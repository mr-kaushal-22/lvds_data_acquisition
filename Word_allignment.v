==> flow/design.v <==
`timescale 1ns / 1ps
module Word_allignment(Pixel_count,Write_EN,Pixel_data,data_12bit,SDR_CLK);
input [11:0] data_12bit;
input SDR_CLK;
output Write_EN;
output [9:0] Pixel_count;
output [11:0] Pixel_data;
reg Write_EN_reg;
reg [11:0] pixel_data_reg;
reg [47:0] compare_data =0;
reg [9:0] Pixel_count_reg=0;
parameter SOL = 48'hFFF_000_000_800;
parameter SOF = 48'hFFF_000_000_9D0;
parameter EOL = 48'hFFF_000_000_AB0;
parameter EOF = 48'hFFF_000_000_B60;
initial Write_EN_reg=0;
initial pixel_data_reg =0;
always @(posedge SDR_CLK)
begin
    compare_data <= (compare_data >>12);
    compare_data[47:36] <= data_12bit;
    case(compare_data)
        SOL:  Write_EN_reg = 1; 
        SOF:  Write_EN_reg = 1; 
        EOL:  Write_EN_reg = 0; 
        EOF:  Write_EN_reg = 0; 
    endcase
    Pixel_count_reg <= (Write_EN_reg) ? (Pixel_count_reg+1) : 0;
    if(Write_EN_reg)
    begin
        pixel_data_reg <= data_12bit;
    end
    else
    begin
        pixel_data_reg <= 12'hxxx;
    end
end
assign Write_EN = Write_EN_reg;
assign Pixel_data = pixel_data_reg;
assign Pixel_count = Pixel_count_reg;
endmodule
Tool chain data of Word_allignment
What the tools print for Word_allignment, step after step.
Line numbers count from 1 in the design file above.
Library cell names are shortened.
Not given: n/a
Design
  design top: Word_allignment
  clock port: SDR_CLK
  standard-cell library: sky130hd
  library corner: tt_025C_1v80

Elaborated design
Counts by Yosys on the flattened word-level netlist (proc, flatten, opt, wreduce; memories kept). Register bits leave out memories and registers merged into their read ports (data or address); mux counts leave out enables and synchronous resets folded into registers. Print and check cells are left out. Cells with the same type and inputs are merged into one.
Cells by class
  muxes and demuxes: 2
  equal/unequal tests: 4
  reductions and logical operators: 2
  add/sub/neg operators: 1
Operator list (number)
  48-bit equality test with constant B: 4
  12-bit two-way mux: 1
  10-bit by 1-bit adder with 10-bit output with constant B: 1
  2-bit OR reduction: 2
  1-bit parallel mux with 2-bit select: 1
Storage and ports
  bits of input ports: 13
  output and inout port bits: 23
  register bits: 71
  elaborated cells: 13

Depth
Longest topological path by Yosys (ltp), each cell counted once; first at word level (registers and memories cut), then after technology mapping (sequential cells cut; the memories' decode and read muxes count).
Depth
  word-level depth: 4
  ABC_AREA: 0
  mapped depth: 5
  depth with buffers taken out: 5

Mapped cells and area
Source: synth_stat.txt of the flow (Yosys; design flattened, memories mapped). It holds for the ABC_AREA given above (unset counts as 0); a run with the other value may have another netlist.
Mapped netlist
  buffer cells: 14
  mapped area: 1692.9 µm²
  area of sequential cells: 1181.1 µm²
  flip-flops: 59
  cells in the netlist: 129
Cells by type
  dfxtp_1: number 59, total area 1.18E+03 µm²
  buf_4: number 12, total area 90.086 µm²
  a21oi_2: number 9, total area 78.826 µm²
  xnor2_1: number 6, total area 52.55 µm²
  nor4_1: number 6, total area 37.536 µm²
  nand4_1: number 5, total area 31.28 µm²
  nand3_1: number 5, total area 25.024 µm²
  nor4bb_1: number 2, total area 20.019 µm²
  or4b_1: number 2, total area 20.019 µm²
  xor2_1: number 2, total area 17.517 µm²
  nor2_1: number 4, total area 15.014 µm²
  ha_1: number 1, total area 12.512 µm²
  and4b_2: number 1, total area 11.261 µm²
  buf_6: number 1, total area 11.261 µm²
  nand2_1: number 3, total area 11.261 µm²
  or4_4: number 1, total area 11.261 µm²
  a211o_1: number 1, total area 8.758 µm²
  o41ai_1: number 1, total area 8.758 µm²
Not listed: further types 7, cells in them 8.

Timing after synthesis
OpenSTA on the mapped netlist: ideal clock, no wires. The path of least setup slack (recovery checks aside). Input and output delay are each 20% of the period. Register names are those of the netlist, which keeps one name where synthesis merged equal registers.
Timing post-synthesis
  kind: register to register
  start: register compare_data[2]
  end: register Pixel_count_reg[0]
  arrival time: 2.068 ns
  driving pins on the path: 6
  period: 2.87 ns
  data required time: 2.804 ns
  delay of the path: 2.134 ns
  setup slack: 0.735 ns
  time at the first pin: 0.000 ns
  buffers on the path: 1
  library setup time: 0.066 ns
  synthesis period reached: 2.135 ns
"delay of the path" = arrival - input delay + setup time.
"driving pins on the path" counts driving pins, that of a launching flip-flop among them; a cell with two outputs on the path counts twice.
"synthesis period reached" is the clock period less the worst setup slack; recovery checks do not enter. This is arithmetic on one report: input and output delays are still those of the set period (20% each).
Between the ends stands the longest chain of elaborated cells between them, by number of cells; it is not shown to be the way that was timed. Of several equally long chains one is given.
A line is the first line of the expression or statement that the cell stems from. Yosys adds cells for indexed reads and writes and turns some case tables into memories.
Between the ends, post-synthesis
  path through: dfxtp_1 > or4b_1 > or4_1 > or4_4 > buf_6 > a21oi_2
  length of the longest elaborated chain: 3
  elaborated cells on any way between the ends: 7
  RTL lines with such cells: 1
  classes of those cells: eq/ne (4); mux (1); reduce/logical (2)
Ends and longest elaborated chain, post-synthesis
  start, declared: RTL line 10  | reg [47:0] compare_data =0;
  start, assigned: RTL line 20  | compare_data <= (compare_data >>12);
  48-bit equality test: RTL line 22  | case(compare_data)
  2-bit OR reduction
  1-bit parallel mux with 2-bit select: RTL line 22
  end, assigned: RTL line 28  | Pixel_count_reg <= (Write_EN_reg) ? (Pixel_count_reg+1) : 0;
  end, declared: RTL line 11  | reg [9:0] Pixel_count_reg=0;

Worst path after layout
From the final timing report of flow run B: the path of least setup slack in the routed layout; clock arrival at registers is part of the times.
Timing post-layout
  kind: register to register
  start: register compare_data[1]
  end: register Pixel_count_reg[5]
  time at the first pin: 0.31 ns
  arrival time: 2.30 ns
  library setup time: 0.11 ns
  driving pins on the path: 6
  data required time: 1.68 ns
  period: 1.48 ns
  setup slack: -0.62 ns
  buffers on the path: 1
Between the ends stands the longest chain of elaborated cells between them, by number of cells; it is not shown to be the way that was timed. Of several equally long chains one is given.
Between the ends, post-layout
  path through: dfxtp_1 > or4b_1 > or4_4 > o41ai_4 > buf_4 > a21oi_2
  length of the longest elaborated chain: 3
  elaborated cells on any way between the ends: 7
  RTL lines with such cells: 1
  classes of those cells: eq/ne (4); mux (1); reduce/logical (2)
Ends and longest elaborated chain, post-layout
  start, declared: RTL line 10  | reg [47:0] compare_data =0;
  start, assigned: RTL line 20  | compare_data <= (compare_data >>12);
  48-bit equality test: RTL line 22  | case(compare_data)
  2-bit OR reduction
  1-bit parallel mux with 2-bit select: RTL line 22
  end, assigned: RTL line 28  | Pixel_count_reg <= (Write_EN_reg) ? (Pixel_count_reg+1) : 0;
  end, declared: RTL line 11  | reg [9:0] Pixel_count_reg=0;

Appendix: measured runs

Stored flow runs of Word_allignment (2 of them; Yosys, OpenROAD, sky130hd). They differ in their settings and are not a sequence. Constraints: input delay and output delay 20% of the set period each, output load 0.01 pF.
"worst setup path time (ns)" = time allowed to the worst setup path (clock period - input delay - output delay, where it has them) - its slack; a late launch clock adds to it, a late capture clock takes from it.
"finish__power__total": no workload was simulated; the value follows from the tool's default switching activity.

settings of flow run A
{
  "period_ns": 2.14,
  "CORE_UTILIZATION": 58,
  "PLACE_DENSITY_LB_ADDON": 0.16,
  "CORE_ASPECT_RATIO": 1.73,
  "CELL_PAD_IN_SITES_GLOBAL_PLACEMENT": 3,
  "CELL_PAD_IN_SITES_DETAIL_PLACEMENT": 0,
  "MIN_ROUTING_LAYER": "met1",
  "CAP_MARGIN": 20,
  "CORE_MARGIN": 2,
  "SLEW_MARGIN": 20
}
report of flow run A: did not finish, place, FLW-0024

settings of flow run B
{
  "period_ns": 1.48,
  "CAP_MARGIN": 20,
  "CORE_MARGIN": 2,
  "CORE_UTILIZATION": 40,
  "SLEW_MARGIN": 20
}
report of flow run B
yosys chip area after synthesis (um^2): 1692.9
finish__design__die__area: 4768.6
finish__design__instance__utilization: 0.5894
finish__timing__setup__ws: -0.616
finish__power__total: 3.274e-03
worst setup path time (ns): 2.10
worst setup path kind: register to register
